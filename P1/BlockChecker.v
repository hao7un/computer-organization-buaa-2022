==> flow/design.v <==
`timescale 1ns / 1ps
module BlockChecker(
    input clk,
    input reset,
    input [7:0] in,
    output result
    );
   reg signed [31:0] cnt=0;
    reg result;
    reg [3:0] state;
    reg flow=0;
    parameter S0=4'b0,S1=4'b1,S2=4'b10,S3=4'b11,S4=4'b100,S5=4'b101,S6=4'b110,S7=4'b111,S8=4'b1000,S9=4'b1001;
    always@(posedge clk or posedge reset)begin
      if(reset)
      begin
        state<=S0;
        cnt<=0;
        flow<=0;
      end
      else begin
        case(state)
          S0:begin
            if(in==" ")begin
              state<=S0;
            end
            else if(in=="b"||in=="B")begin
              state<=S1;
            end
            else if(in=="e"||in=="E")begin
              state<=S6;
            end
            else begin
              state<=S9;
            end
          end
          S1:begin
            if(in==" ")begin
              state<=S0;
            end
            else if(in=="e"||in=="E")begin
              state<=S2;
            end
            else begin
              state<=S9;
            end
          end
          S2:begin
            if(in==" ")begin
              state<=S0;
            end
            else if(in=="g"||in=="G")begin
              state<=S3;
            end
            else begin
              state<=S9;
            end
          end
          S3:begin
            if(in==" ")begin
              state<=S0;
            end
            else if(in=="i"||in=="I")begin
              state<=S4;
            end
            else begin
              state<=S9;
            end
          end
          S4:begin
            if(in==" ")begin
              state<=S0;
            end
            else if(in=="n"||in=="N")begin
              cnt=cnt+32'b1;
              state<=S5;
            end
            else begin
              state<=S9;
            end
          end
          S5:begin
            if(in==" ")begin
              state<=S0;
            end
            else begin
              cnt=cnt+32'b11111111111111111111111111111111;
              state<=S9;
            end
          end
          S6:begin
            if(in==" ")begin
              state<=S0;
            end
            else if(in=="n"||in=="N")begin
              state<=S7;
            end
            else begin
              state<=S9;
            end
          end
          S7:begin
            if(in==" ")begin
              state<=S0;
            end
            else if(in=="d"||in=="D")begin
              state<=S8;
              cnt=cnt+32'b11111111111111111111111111111111;
            end
            else begin
              state<=S9;
            end
          end
          S8:begin
            if(in==" ")begin
              if(cnt<0) flow=1;
              state<=S0;
            end
            else begin
              cnt=cnt+32'b1;
              state<=S9;
            end
          end
          S9:begin
            if(in==" ")begin
              state<=S0;
            end
            else begin
              state<=S9;
            end
          end
        endcase
      end
    end
    always@(*) begin
        if(flow)
          result<=0;
        else if(cnt==0)
          result<=1;
        else
          result<=0;
    end
endmodule
-- Reports on BlockChecker
What the tools print for BlockChecker, step after step.
Lines are those of the file above, counted from 1.
Operators: Yosys type, input widths -> output width; for muxes data width and select width s.
Library cell names are shortened.
Not given: -
- design top: BlockChecker
- clock input: clk
- standard-cell library: sky130hd
- timing corner: tt_025C_1v80

-- Elaborated design
Source: Yosys, flattened and elaborated, memories not mapped. Widths are those after wreduce. Registers that Yosys merges into a memory's read port (data or address) are not register bits. Print and check cells do not count. Equal cells are merged and count once.
- noted word-level cells: 73
- input port bits: 10
- noted register bits: 37
- add/sub/neg operators: 2
- reduce/logical cells: 13
- noted equal/unequal tests: 28
- multiplexer cells at 26
- $lt $le $gt $ge at 1
- operator list (operator ; number):
    $mux 32 ; 6
    $pmux 32 s4 ; 1
    $eq 8x7->1 const B ; 12
    $mux 4 ; 15
    $add 32x1->32 const B ; 1
    $lt 32x1->1 const B ; 1
    $add 32x32->32 const B ; 1
    $logic_not 32->1 ; 1
    $pmux 4 s8 ; 1
    $eq 4x3->1 const B ; 4
    $ne 2x2->1 const B ; 6
    $reduce_bool 10->1 ; 1
    $eq 4x2->1 const B ; 2
    $eq 4x4->1 const B ; 2
    $eq 8x6->1 const B ; 1
    $reduce_and 7->1 ; 1
    $logic_or 1x1->1 ; 6
    $eq 4x1->1 const B ; 1
    $logic_not 4->1 ; 1
    $reduce_bool 4->1 ; 1
    $reduce_and 3->1 ; 1
    $reduce_or 3->1 ; 1
    $mux 1 ; 3

-- Logic depth
Yosys ltp: most cells in a row. Word level: on the elaborated netlist, between registers, memories and ports. Mapped: between sequential cells and ports; inverters and the memories' decode and read muxes count.
- depth after elaboration at 6
- ABC_AREA: 0
- gate-level depth with buffers: 11
- gate-level depth less buffers: 11

-- Mapped cells and area
The flow's flattened synthesis, as Yosys stat reports it; memories are mapped. The netlist is that of the ABC_AREA named above (0 if unset); the other value can give another one.
The area totals of this step are shown rounded.
- cell types (cell ; number ; area in all (µm²)):
    dfrtp_1 ; 41 ; 1.03E+03
    ha_1 ; 33 ; 412.896
    a21oi_1 ; 49 ; 245.235
    nor2_1 ; 42 ; 157.651
    xor2_1 ; 17 ; 148.893
    nand2_1 ; 36 ; 135.13
    a21o_1 ; 15 ; 112.608
    xnor2_1 ; 10 ; 87.584
    o21ai_0 ; 14 ; 70.067
    nand3_1 ; 10 ; 50.048
    nor4_1 ; 8 ; 50.048
    inv_1 ; 12 ; 45.043
    nor3_1 ; 9 ; 45.043
    o21ai_1 ; 9 ; 45.043
    and3_1 ; 7 ; 43.792
    clkbuf_1 ; 11 ; 41.29
    nand4_1 ; 6 ; 37.536
    nor2b_1 ; 6 ; 37.536
Not listed: further types 39, cells in them 64.
- chip area (Yosys) at 3370 µm²
- cell count: 399
- noted buffers: 13
- flip-flop cells: 42

-- Worst setup path after synthesis
Path of least setup slack by OpenSTA after synthesis, without wires, with an ideal clock, recovery checks aside; 20% of the period is set as input and as output delay. Where synthesis merged equal registers, the netlist keeps one of their names.
- path kind: in2reg
- start: input port in[4]
- end: register cnt[11]
- noted setup time: 0.137 ns
- noted clock period: 7.3 ns
- noted arrival time: 3.004 ns
- input delay: 1.460 ns
- slack at 4.159 ns
- path delay: 1.681 ns
- stages on the path: 8
- period reached after synthesis: 3.141 ns
"path delay" = arrival - input delay + setup time.
"stages on the path": output pins that drive a net of the path, with the launching flip-flop's if there is one; two outputs of one cell count as two.
"period reached after synthesis" = period - worst setup slack (recovery checks aside). The figure is calculated, with input and output delays left at 20% of the set period.
Between the ends stands the longest chain of elaborated cells between them, by number of cells; it is not shown to be the way that was timed. Of several equally long chains one is given.
A line is the first line of the expression or statement that the cell stems from. Yosys adds cells for indexed reads and writes and turns some case tables into memories.
At most two assigning lines are given for a register; there are more.
- cells stage by stage: nor4bb_1 > nor2b_1 > and3_1 > a21oi_1 > nor2_1 > clkbuf_1 > clkbuf_1 > a21oi_1
- cells in the longest elaborated chain at 5
- RTL lines, path post-synthesis (item ; RTL line ; source):
    start, declared ; 5 ; input [7:0] in,
    $eq 8x7->1 ; 105 ; else if(in=="d"||in=="D")begin
    $logic_or 1x1->1 ; 105 ;
    $mux 32 ; 105 ;
    $mux 32 ; 102 ; if(in==" ")begin
    $pmux 32 s4 ; 21 ; case(state)
    end, assigned ; 74 ; cnt=cnt+32'b1;
    end, assigned ; 86 ; cnt=cnt+32'b11111111111111111111111111111111;
    end, declared ; 8 ; reg signed [31:0] cnt=0;

-- Worst path after layout
Path of least setup slack in the final report of stored run 1 (OpenROAD, finished layout, wires in). Where an end is a register, its clock arrival counts in the times.
- path kind: reg2reg
- start: register state
- end: register cnt[29]
- slack at -0.22 ns
- noted setup time: 0.05 ns
- noted arrival time: 3.32 ns
- noted clock period: 2.84 ns
- stages on the path: 13
An end named without its bit number is one bit of that signal or, where synthesis recoded a state register, one of its new flip-flops.
Between the ends stands the longest chain of elaborated cells between them, by number of cells; it is not shown to be the way that was timed. Of several equally long chains one is given.
At most two assigning lines are given for a register; there are more.
- cells stage by stage: dfrtp_2 > or2_4 > buf_12 > buf_8 > ha_4 > buf_4 > nand2_1 > o22a_2 > a2111oi_4 > o21bai_2 > a21bo_1 > mux2_4 > nand3_2
- cells in the longest elaborated chain at 3
- RTL lines, path after layout (item ; RTL line ; source):
    start, declared ; 10 ; reg [3:0] state;
    start, assigned ; 16 ; state<=S0;
    start, assigned ; 24 ; state<=S0;
    $eq 4x4->1 ; 21 ; case(state)
    $reduce_bool 4->1 ; - ;
    $reduce_and 7->1 ; - ;
    end, assigned ; 74 ; cnt=cnt+32'b1;
    end, assigned ; 86 ; cnt=cnt+32'b11111111111111111111111111111111;
    end, declared ; 8 ; reg signed [31:0] cnt=0;

Top module BlockChecker; platform sky130hd; tools Yosys and OpenROAD; 2 stored runs in no particular order. Input and output delays are each 20% of the period that was set; the output load is 0.01 pF.
"achieved period" is the run's clock period less its worst setup slack. It is reckoned from that one timing run; input and output delays stay at 20% of the period that was set.
"time used up by the worst setup path" = time allowed to the worst setup path (clock period - input delay - output delay, where it has them) - its slack; a late launch clock adds to it, a late capture clock takes from it.
"total power of the final layout" is the tool's figure for a default switching activity; nothing was simulated.
Values from the reports are rounded here.

Stored run 1

==> flow/run.sh <==
#!/bin/bash
# the make line also repeats the synthesis and layout settings of config.mk as NAME=value (left out here)
make -C /OpenROAD-flow-scripts/flow DESIGN_CONFIG=/design/flow/config.mk WORK_HOME=/design/flow/orfs CLKGATE_MAP_FILE= finish
==> flow/config.mk <==
export PLATFORM = sky130hd
export DESIGN_NAME = BlockChecker
export DESIGN_NICKNAME = BlockChecker
export VERILOG_FILES = /design/flow/design.v
export SDC_FILE = /design/flow/constraint.sdc
export NUM_CORES = 4
export LEC_CHECK = 0
export ABC_AREA = 0
export CAP_MARGIN = 20
export CELL_PAD_IN_SITES_DETAIL_PLACEMENT = 0
export CELL_PAD_IN_SITES_GLOBAL_PLACEMENT = 2
export CORE_MARGIN = 2
export CORE_UTILIZATION = 46
export CTS_CLUSTER_DIAMETER = 245
export CTS_CLUSTER_SIZE = 15
export GPL_ROUTABILITY_DRIVEN = 1
export GPL_TIMING_DRIVEN = 0
export HOLD_SLACK_MARGIN = 0.24
export MIN_ROUTING_LAYER = met2
export PLACE_DENSITY_LB_ADDON = 0.12
export SETUP_SLACK_MARGIN = 0.49
export SLEW_MARGIN = 15
==> flow/constraint.sdc <==
create_clock -name core_clock -period 2.84 [get_ports {clk}]
set_input_delay 0.5680 -clock core_clock [delete_from_list [all_inputs] [get_ports {clk}]]
set_output_delay 0.5680 -clock core_clock [all_outputs]
set_load 0.01 [all_outputs]

Measured in stored run 1:
- netlist area reported by Yosys: 3370 µm²
- die size: 8020 µm²
- standard-cell area after layout at 5010 µm²
- utilization in the final report at 0.699
- setup slack of the worst path at -0.219 ns
- noted the total negative setup slack: -1.25 ns
- worst hold slack at 0.461 ns
- noted the total power of the final layout: 0.00115 W
- noted the achieved period: 3.059 ns
- time used up by the worst setup path at 3.06 ns
- type of the worst setup path: reg2reg

Stored run 2

==> flow/run.sh <==
#!/bin/bash
# the make line also repeats the synthesis and layout settings of config.mk as NAME=value (left out here)
make -C /OpenROAD-flow-scripts/flow DESIGN_CONFIG=/design/flow/config.mk WORK_HOME=/design/flow/orfs CLKGATE_MAP_FILE= finish
==> flow/config.mk <==
export PLATFORM = sky130hd
export DESIGN_NAME = BlockChecker
export DESIGN_NICKNAME = BlockChecker
export VERILOG_FILES = /design/flow/design.v
export SDC_FILE = /design/flow/constraint.sdc
export NUM_CORES = 4
export LEC_CHECK = 0
export CAP_MARGIN = 20
export CORE_MARGIN = 2
export CORE_UTILIZATION = 63
export CTS_CLUSTER_DIAMETER = 86
export MIN_ROUTING_LAYER = met1
export SLEW_MARGIN = 35
==> flow/constraint.sdc <==
create_clock -name core_clock -period 5.79 [get_ports {clk}]
set_input_delay 1.1580 -clock core_clock [delete_from_list [all_inputs] [get_ports {clk}]]
set_output_delay 1.1580 -clock core_clock [all_outputs]
set_load 0.01 [all_outputs]

Measured in stored run 2:
- netlist area reported by Yosys: 3370 µm²
- die size: 5940 µm²
- standard-cell area after layout at 3640 µm²
- utilization in the final report at 0.708
- setup slack of the worst path at 2.21 ns
- noted the total negative setup slack: 0.000 ns
- worst hold slack at 0.461 ns
- noted the total power of the final layout: 0.000555 W
- noted the achieved period: 3.578 ns
- time used up by the worst setup path at 3.58 ns
- type of the worst setup path: reg2reg
